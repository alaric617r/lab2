==> flow/design.v <==
`timescale 1ns/100ps
module mult_stage(
					input clock, reset, start,
					input [63:0] product_in, mplier_in, mcand_in,
					output logic done,
					output logic [63:0] product_out, mplier_out, mcand_out
				);
	logic [63:0] prod_in_reg, partial_prod_reg;
	logic [63:0] partial_product, next_mplier, next_mcand;
	assign product_out = prod_in_reg + partial_prod_reg;
	assign partial_product = mplier_in[7:0] * mcand_in;
	assign next_mplier = {8'b0,mplier_in[63:8]};
	assign next_mcand = {mcand_in[55:0],8'b0};
	always_ff @(posedge clock) begin
		prod_in_reg      <= product_in;
		partial_prod_reg <= partial_product;
		mplier_out       <= next_mplier;
		mcand_out        <= next_mcand;
	end
	always_ff @(posedge clock) begin
		if(reset)
			done <= 1'b0;
		else
			done <= start;
	end
endmodule
== From RTL to reports: mult_stage ==
The steps from the RTL of mult_stage to its reports follow in flow order.
Lines are those of the file above, counted from 1.
Library cell names are shortened.
Not given: --
Set-up
  design top: mult_stage
  clock: clock
  cell library: sky130hd
  timing corner: tt_025C_1v80

== After elaboration ==
Source: Yosys, flattened and elaborated, memories not mapped. Widths are those after wreduce; folded enables and synchronous resets count as part of the registers. Registers that Yosys merges into a memory's read port (data or address) are not register bits. Print and check cells do not count. Equal cells are merged and count once.
Operators by class
  add/sub/neg operators: 1
  multiply operators: 1
Operators with widths (number)
  8-bit by 64-bit multiplier with 64-bit output: 1
  64-bit adder: 1
Storage and ports
  cells after elaboration: 7
  register bits after elaboration: 241
  output and inout bits: 193

== Depth ==
Longest topological path by Yosys (ltp), each cell counted once; first at word level (registers and memories cut), then after technology mapping (sequential cells cut; the memories' decode and read muxes count).
Depth
  depth in word-level cells: 1
  ABC_AREA: 0
  depth in mapped cells: 23
  depth with buffers taken out: 20

== Netlist ==
The flow's flattened synthesis, as Yosys stat reports it; memories are mapped. The netlist is that of the ABC_AREA named above (0 if unset); the other value can give another one.
Synthesis totals
  mapped area: 23333.6 sq um
  mapped flip-flops: 241
  sequential part of the area: 4824.6 sq um
  mapped cells: 2457
  buffers: 110
Cell types
  fa_1: number 349, area in all 6.99E+03 sq um
  dfxtp_1: number 241, area in all 4.82E+03 sq um
  and2_1: number 401, area in all 2.51E+03 sq um
  ha_1: number 135, area in all 1689.12 sq um
  inv_1: number 285, area in all 1.07E+03 sq um
  xnor2_1: number 87, area in all 761.981 sq um
  a21oi_1: number 140, area in all 700.672 sq um
  nand2_1: number 173, area in all 649.373 sq um
  a21o_1: number 59, area in all 442.925 sq um
  xor2_1: number 42, area in all 367.853 sq um
  o21ai_0: number 63, area in all 315.302 sq um
  clkbuf_1: number 76, area in all 285.274 sq um
  nor2_1: number 62, area in all 232.723 sq um
  nand4_1: number 37, area in all 231.472 sq um
  o21bai_1: number 23, area in all 172.666 sq um
  nand3_1: number 28, area in all 140.134 sq um
  nor2b_1: number 20, area in all 125.12 sq um
  buf_4: number 16, area in all 120.115 sq um
Not listed: further types 61, cells in them 220.

== Timing after synthesis ==
Path of least setup slack by OpenSTA after synthesis, without wires, with an ideal clock, recovery checks aside; 20% of the period is set as input and as output delay. Where synthesis merged equal registers, the netlist keeps one of their names.
Timing path post-synthesis
  path type: in2reg
  start point: input mplier_in[6]
  end point: register partial_prod_reg[59]
  launch time at the first pin: 1.130 ns
  setup slack: -0.328 ns
  delay of the path: 4.848 ns
  data arrival time: 5.855 ns
  required time: 5.527 ns
  setup time: 0.123 ns
  driving pins on the path: 21
  clock period: 5.65 ns
  period reached after synthesis: 5.978 ns
"delay of the path" is the arrival time less input delay plus setup time.
"driving pins on the path": output pins that drive a net of the path, with the launching flip-flop's if there is one; two outputs of one cell count as two.
"period reached after synthesis" is the clock period less the worst setup slack; recovery checks do not enter. This is arithmetic on one report: input and output delays are still those of the set period (20% each).
The rows between start and end are the longest chain of elaborated cells between them; the timing report does not say that the signal goes this way. Where chains are equally long, one stands for them.
A line is the first line of the expression or statement that the cell stems from. Yosys adds cells for indexed reads and writes and turns some case tables into memories.
On the way, post-synthesis
  path through: clkbuf_1 > clkbuf_1 > and2_1 > fa_1 > fa_1 > fa_1 > inv_1 > fa_1 > inv_1 > ha_1 > buf_6 > a211o_1 > a21oi_2 > nor4b_4 > o211ai_2 > and4bb_4 > o31ai_4 > o31ai_4 > a21oi_4 > o21ai_1 > xor2_1
  cells in the longest elaborated chain: 1
  elaborated cells between the ends (all ways): 1
  RTL lines with such cells: 1
  classes of those cells: 1 x mul
Ends and longest elaborated chain, post-synthesis
  start, declared: line 4
  8-bit by 64-bit multiplier with 64-bit output: line 11
  end, assigned: line 16
  end, declared: line 8  | logic [63:0] prod_in_reg, partial_prod_reg;

== Timing after layout ==
From the final timing report of run 2: the path of least setup slack in the routed layout; clock arrival at registers is part of the times.
Timing path post-layout
  path type: in2reg
  start point: input mplier_in[6]
  end point: register partial_prod_reg[37]
  setup slack: -0.93 ns
  data arrival time: 5.93 ns
  launch time at the first pin: 0.89 ns
  setup time: 0.08 ns
  required time: 5.00 ns
  clock period: 4.47 ns
  driving pins on the path: 20
The rows between start and end are the longest chain of elaborated cells between them; the timing report does not say that the signal goes this way. Where chains are equally long, one stands for them.
On the way, post-layout
  path through: buf_12 > buf_12 > buf_6 > and2_4 > fa_2 > fa_1 > fa_1 > fa_2 > ha_4 > buf_6 > a2111o_1 > o21ai_4 > buf_6 > a21oi_4 > a21oi_4 > nor4bb_1 > or3_1 > a221o_1 > a21oi_2 > xnor2_1
  cells in the longest elaborated chain: 1
  elaborated cells between the ends (all ways): 1
  RTL lines with such cells: 1
  classes of those cells: 1 x mul
Ends and longest elaborated chain, post-layout
  start, declared: line 4
  8-bit by 64-bit multiplier with 64-bit output: line 11
  end, assigned: line 16
  end, declared: line 8  | logic [63:0] prod_in_reg, partial_prod_reg;

Data sheet: physical implementation of mult_stage

Design mult_stage on sky130hd. What follows are 2 stored runs of the flow, each under its own settings; their order means nothing. The constraints put input and output delay at 20% of the set period each and load the outputs with 0.01 pF.
"worst setup path time (ns)" means the part of the period allowed to the worst setup path (the constraints hold back 20% at inputs and 20% at outputs) less its slack; where the path has registers, the arrival times of their clocks count too.
"finish__power__total" is the tool's figure for a default switching activity; nothing was simulated.

Flow files of run 1
==> flow/run.sh <==
#!/bin/bash
# the make line also repeats the synthesis and layout settings of config.mk as NAME=value (left out here)
make -C /OpenROAD-flow-scripts/flow DESIGN_CONFIG=/design/flow/config.mk WORK_HOME=/design/flow/orfs CLKGATE_MAP_FILE= finish
==> flow/config.mk <==
export PLATFORM = sky130hd
export DESIGN_NAME = mult_stage
export DESIGN_NICKNAME = mult_stage
export VERILOG_FILES = /design/flow/design.v
export SDC_FILE = /design/flow/constraint.sdc
export NUM_CORES = 4
export LEC_CHECK = 0
export ABC_AREA = 1
export CAP_MARGIN = 20
export CELL_PAD_IN_SITES_GLOBAL_PLACEMENT = 3
export CORE_MARGIN = 3
export CORE_UTILIZATION = 49
export MIN_ROUTING_LAYER = met1
export SETUP_SLACK_MARGIN = 0.56
export SLEW_MARGIN = 20
==> flow/constraint.sdc <==
create_clock -name core_clock -period 5.36 [get_ports {clock}]
set_input_delay 1.0720 -clock core_clock [delete_from_list [all_inputs] [get_ports {clock}]]
set_output_delay 1.0720 -clock core_clock [all_outputs]
set_load 0.01 [all_outputs]

report of run 1: did not finish, place, GPL-0301

Flow files of run 2
==> flow/run.sh <==
#!/bin/bash
# the make line also repeats the synthesis and layout settings of config.mk as NAME=value (left out here)
make -C /OpenROAD-flow-scripts/flow DESIGN_CONFIG=/design/flow/config.mk WORK_HOME=/design/flow/orfs CLKGATE_MAP_FILE= finish
==> flow/config.mk <==
export PLATFORM = sky130hd
export DESIGN_NAME = mult_stage
export DESIGN_NICKNAME = mult_stage
export VERILOG_FILES = /design/flow/design.v
export SDC_FILE = /design/flow/constraint.sdc
export NUM_CORES = 4
export LEC_CHECK = 0
export CAP_MARGIN = 20
export CORE_MARGIN = 2
export CORE_UTILIZATION = 40
export SLEW_MARGIN = 20
==> flow/constraint.sdc <==
create_clock -name core_clock -period 4.47 [get_ports {clock}]
set_input_delay 0.8940 -clock core_clock [delete_from_list [all_inputs] [get_ports {clock}]]
set_output_delay 0.8940 -clock core_clock [all_outputs]
set_load 0.01 [all_outputs]

report of run 2
yosys chip area after synthesis (um^2): 23333.6
finish__design__die__area: 60282.5
finish__design__instance__utilization: 0.6077
finish__timing__setup__ws: -0.931
finish__timing__setup__tns: -26.139
finish__timing__hold__ws: 0.496
finish__power__total: 2.856e-02
worst setup path time (ns): 4.51
worst setup path kind: in2reg
